==> flow/design.v <==
module CRC32_GEN
#(
    parameter   DATA_WIDTH              = 512,
    parameter   CRC_WIDTH               = 32
)
(
    input   wire    [DATA_WIDTH-1:0]    data_i,
    output  logic   [CRC_WIDTH-1:0]     checksum_o
);
    logic           [DATA_WIDTH-1:0]    dividend;
    logic           [CRC_WIDTH-1:0]     crc_temp;
    always_comb begin
        dividend                            = data_i;
        crc_temp                            = 32'h00000000;
        for (int unsigned i = 0; i < DATA_WIDTH; i = i + 1) begin
            if (crc_temp[CRC_WIDTH-1] != dividend[DATA_WIDTH-1]) begin
                crc_temp                        = (crc_temp << 1) ^ 32'h814141AB;
            end 
            else begin
                crc_temp                        = crc_temp << 1;
            end
            dividend                            = dividend << 1;
        end
    end
    assign  checksum_o                  = crc_temp;   
endmodule
module CRC32_ENC
#(
    parameter   DATA_WIDTH              = 512,
    parameter   CRC_WIDTH               = 32
)
(
    input   wire                        clk,
    input   wire                        rst_n,
    input   wire                        valid_i,
    input   wire    [DATA_WIDTH-1:0]    data_i,
    output  logic                       valid_o,
    output  logic   [DATA_WIDTH-1:0]    data_o,
    output  logic   [CRC_WIDTH-1:0]     checksum_o
);
    logic           [CRC_WIDTH-1:0]     checksum,       checksum_n;
    CRC32_GEN                           u_crc_gen_enc
    (
        .data_i                         (data_i),
        .checksum_o                     (checksum_n)
    );
    always_ff @(posedge clk)
        if (!rst_n) begin
            valid_o                     <= 1'b0;
            checksum                    <= {$bits(checksum_o){1'bx}};
        end
        else begin
            valid_o                     <= valid_i;
            checksum                    <= checksum_n;
        end
    assign  data_o                      = data_i;
    assign  checksum_o                  = checksum;
endmodule
# From RTL to reports: CRC32_ENC

The steps from the RTL of CRC32_ENC to its reports follow in flow order.
Lines are those of the file above, counted from 1.
Cell names lack the library's common part.
Not given: -

Design top: CRC32_ENC
Clock input: clk
Cell library: sky130hd
Timing corner: tt_025C_1v80

# Elaborated design

Counts by Yosys on the flattened word-level netlist (proc, flatten, opt, wreduce; memories kept). Register bits leave out memories and registers merged into their read ports (data or address); mux counts leave out enables and synchronous resets folded into registers. Print and check cells are left out. Cells with the same type and inputs are merged into one.

Register bits after elaboration: 33
Cells after elaboration: 1537

Equality and inequality tests: 511
Mux-type cells: 513
Bitwise operators: 511

Operator list:

| operator              | number |
| two-way mux 32 bit    | 513 |
| NOT 11 bit            | 511 |
| inequality test 1 bit | 511 |

# Logic depth

Depth = most cells in a row (Yosys ltp): at word level without a register or memory, in the mapped netlist without a sequential cell, where the memories' decode and read muxes count.

Depth in word-level cells: 1024
ABC_AREA: 0
Depth in mapped cells: 75
Mapped depth without buffers: 66

# Synthesis result

Source: synth_stat.txt of the flow (Yosys; design flattened, memories mapped). It holds for the ABC_AREA given above (unset counts as 0); a run with the other value may have another netlist.

Cell count: 4385
Cell area after synthesis: 62890.3 um2
Sequential part of the area: 660.6 um2
Mapped flip-flops: 33

Cells by type:

| cell            | number | total area (um2) |
| xnor3_1         | 1166   | 2.63E+04 |
| xnor2_1         | 1357   | 1.19E+04 |
| xor2_1          | 608    | 5.33E+03 |
| xor3_1          | 213    | 5.06E+03 |
| xnor3_2         | 182    | 4326.65 |
| buf_4           | 522    | 3.92E+03 |
| xnor2_2         | 142    | 2.31E+03 |
| xor2_2          | 70     | 1.14E+03 |
| xor3_2          | 34     | 850.816 |
| xnor2_4         | 27     | 743.213 |
| dfxtp_1         | 33     | 660.634 |
| xor2_4          | 8      | 220.211 |
| buf_2           | 12     | 60.058 |
| buf_6           | 4      | 45.043 |
| xor3_4          | 1      | 27.526 |
| xnor3_4         | 1      | 26.275 |
| clkdlybuf4s15_2 | 1      | 11.261 |
| inv_1           | 3      | 11.261 |
| and2_1          | 1      | 6.256 |

The figures by module come from a second, unflattened synthesis with its own total; it is not the netlist above.

Cell total of the unflattened synthesis: 4434
Area (unflattened synthesis): 62663.8 um2

Rows give one instance, submodules left out.

By module:

| module    | instances | cells | area (um2) | seq. area (um2) |
| CRC32_GEN | 1         | 3888  | 58153.3    | 0.0 |
| CRC32_ENC | 1         | 546   | 4510.6     | 660.6 |

# Worst setup path after synthesis

Path of least setup slack by OpenSTA after synthesis, without wires, with an ideal clock, recovery checks aside; 20% of the period is set as input and as output delay. Where synthesis merged equal registers, the netlist keeps one of their names.

Kind: in2reg
Start point: input port data_i[508]
End point: register checksum[22]
Period: 41.0 ns
Input delay: 8.200 ns
Launch time at the first pin: 8.200 ns
Arrival: 36.079 ns
Required time: 40.870 ns
Path slack: 4.792 ns
Delay of the path: 28.009 ns
Stages on the path: 68
Path buffers: 2
Synthesis period reached: 36.208 ns

"delay of the path" is the arrival time less input delay plus setup time.
"stages on the path": output pins that drive a net of the path, with the launching flip-flop's if there is one; two outputs of one cell count as two.
"synthesis period reached" = period - worst setup slack (recovery checks aside). The figure is calculated, with input and output delays left at 20% of the set period.
The rows between start and end are the longest chain of elaborated cells between them; the timing report does not say that the signal goes this way. Where chains are equally long, one stands for them.
Each line given opens the expression or statement behind the cell; cells for indexed reads and writes are added by Yosys, which also makes memories of some case tables.

Cell sequence: buf_4 -> xnor3_2 -> xnor3_1 -> xnor2_2 -> xnor3_1 -> xnor2_2 -> xnor3_1 -> xnor2_2 -> xnor3_1 -> xor2_1 -> xor3_2 -> xnor3_2 -> xnor3_1 -> xnor3_2 -> xor2_4 -> xnor3_2 -> xor2_4 -> xnor3_2 -> [... 32 more ...] -> xor3_2 -> xnor3_2 -> xnor3_1 -> xnor3_2 -> xnor3_1 -> xnor3_1 -> xnor3_1 -> xnor3_1 -> xnor3_1 -> xnor3_2 -> xnor2_2 -> xnor3_1 -> xnor2_1 -> xor3_1 -> xor3_1 -> xnor3_2 -> xnor3_1 -> xnor3_1
Length of the longest elaborated chain: 1019

Ends and longest elaborated chain, after synthesis:

| what                  | RTL line | RTL |
| start: declaration    | 36       | `input   wire    [DATA_WIDTH-1:0]    data_i,` |
| inequality test 1 bit | 16       | `if (crc_temp[CRC_WIDTH-1] != dividend[DATA_WIDTH-1]) begin` |
| two-way mux 32 bit    | 16       |  |
| inequality test 1 bit | 16       |  |
| two-way mux 32 bit    | 16       |  |
| NOT 11 bit            | -        |  |
| two-way mux 32 bit    | 16       |  |
| inequality test 1 bit | 16       |  |
| [... 1005 more ...]   | -        |  |
| NOT 11 bit            | -        |  |
| two-way mux 32 bit    | 16       |  |
| inequality test 1 bit | 16       |  |
| two-way mux 32 bit    | 16       |  |
| NOT 11 bit            | -        |  |
| two-way mux 32 bit    | 16       |  |
| two-way mux 32 bit    | 48       | `if (!rst_n) begin` |
| end: assignment       | 50       | `checksum                    <= {$bits(checksum_o){1'bx}};` |
| end: assignment       | 54       | `checksum                    <= checksum_n;` |
| end: declaration      | 41       | `logic           [CRC_WIDTH-1:0]     checksum,       checksum_n;` |

# Timing after layout

Path of least setup slack in the final report of run 1 (OpenROAD, finished layout, wires in). Where an end is a register, its clock arrival counts in the times.

Kind: in2reg
Start point: input port data_i[505]
End point: register checksum[22]
Period: 49.8 ns
Input delay: 9.96 ns
Launch time at the first pin: 9.96 ns
Arrival: 44.24 ns
Required time: 49.96 ns
Path slack: 5.72 ns
Stages on the path: 67
Path buffers: 1

The rows between start and end are the longest chain of elaborated cells between them; the timing report does not say that the signal goes this way. Where chains are equally long, one stands for them.

Cell sequence: clkdlybuf4s50_1 -> xnor3_1 -> xnor2_2 -> xnor3_1 -> xnor3_1 -> xor3_1 -> xnor2_4 -> xnor2_1 -> xor2_1 -> xnor3_1 -> xnor2_4 -> xnor3_1 -> xor2_1 -> xnor3_1 -> xnor2_1 -> xnor3_1 -> xor2_2 -> xnor3_1 -> [... 31 more ...] -> xnor3_1 -> xnor3_1 -> xor2_1 -> xor3_1 -> xnor2_1 -> xor2_2 -> xor2_2 -> xnor3_1 -> xnor2_1 -> xnor3_1 -> xor2_2 -> xor2_2 -> xnor3_1 -> xor3_1 -> xor3_1 -> xnor3_2 -> xnor3_1 -> xnor3_1
Length of the longest elaborated chain: 1013

Ends and longest elaborated chain, post-layout:

| what                  | RTL line | RTL |
| start: declaration    | 36       | `input   wire    [DATA_WIDTH-1:0]    data_i,` |
| inequality test 1 bit | 16       | `if (crc_temp[CRC_WIDTH-1] != dividend[DATA_WIDTH-1]) begin` |
| two-way mux 32 bit    | 16       |  |
| NOT 11 bit            | -        |  |
| two-way mux 32 bit    | 16       |  |
| inequality test 1 bit | 16       |  |
| two-way mux 32 bit    | 16       |  |
| NOT 11 bit            | -        |  |
| [... 999 more ...]    | -        |  |
| NOT 11 bit            | -        |  |
| two-way mux 32 bit    | 16       |  |
| inequality test 1 bit | 16       |  |
| two-way mux 32 bit    | 16       |  |
| NOT 11 bit            | -        |  |
| two-way mux 32 bit    | 16       |  |
| two-way mux 32 bit    | 48       | `if (!rst_n) begin` |
| end: assignment       | 50       | `checksum                    <= {$bits(checksum_o){1'bx}};` |
| end: assignment       | 54       | `checksum                    <= checksum_n;` |
| end: declaration      | 41       | `logic           [CRC_WIDTH-1:0]     checksum,       checksum_n;` |

Ticket comment

CRC32_ENC through Yosys and OpenROAD on sky130hd: 2 stored runs, unordered, with their settings and measured results. The constraints put input and output delay at 20% of the set period each and load the outputs with 0.01 pF.
"period reached" = clock period - worst setup slack. The figure is calculated, with input and output delays left at 20% of the set period.
"time used up by the worst setup path" is the time allowed to the run's worst setup path (the clock period less input and output delay, where it has them) less its slack. Clock arrival times count: a late capture clock shortens it, a late launch clock lengthens it.
A setting shown as -- is not set for that run.

| item                                      | run 1    | run 2    |
| period_ns                                 | 49.8     | 31.6     |
| CORE_UTILIZATION                          | 46       | 34       |
| SETUP_SLACK_MARGIN                        | 5.0      | 3.31     |
| PLACE_DENSITY                             | 0.45     | --       |
| CORE_ASPECT_RATIO                         | 0.88     | --       |
| CORE_MARGIN                               | 5        | 2        |
| GPL_TIMING_DRIVEN                         | 1        | 0        |
| CTS_CLUSTER_SIZE                          | 86       | 85       |
| MAX_ROUTING_LAYER                         | met5     | --       |
| CAP_MARGIN                                | 20       | 20       |
| SLEW_MARGIN                               | 20       | 0        |
| PLACE_DENSITY_LB_ADDON                    | --       | 0.22     |
| CELL_PAD_IN_SITES_DETAIL_PLACEMENT        | --       | 0        |
| CTS_CLUSTER_DIAMETER                      | --       | 131      |
| MIN_ROUTING_LAYER                         | --       | met1     |
| area of the synthesized netlist (um2)     | 62890.3  | 62890.3  |
| overall die area (um2)                    | 144229.0 | 188430.0 |
| standard-cell area after routing (um2)    | 72159.2  | 101357.0 |
| setup slack of the worst path (ns)        | 5.724    | -2.162   |
| summed negative setup slack (ns)          | 0.000    | -51.848  |
| post-route worst hold slack (ns)          | 10.243   | 6.616    |
| period reached (ns)                       | 44.076   | 33.762   |
| time used up by the worst setup path (ns) | 34.12    | 27.44    |
| type of the worst setup path              | in2reg   | in2reg   |
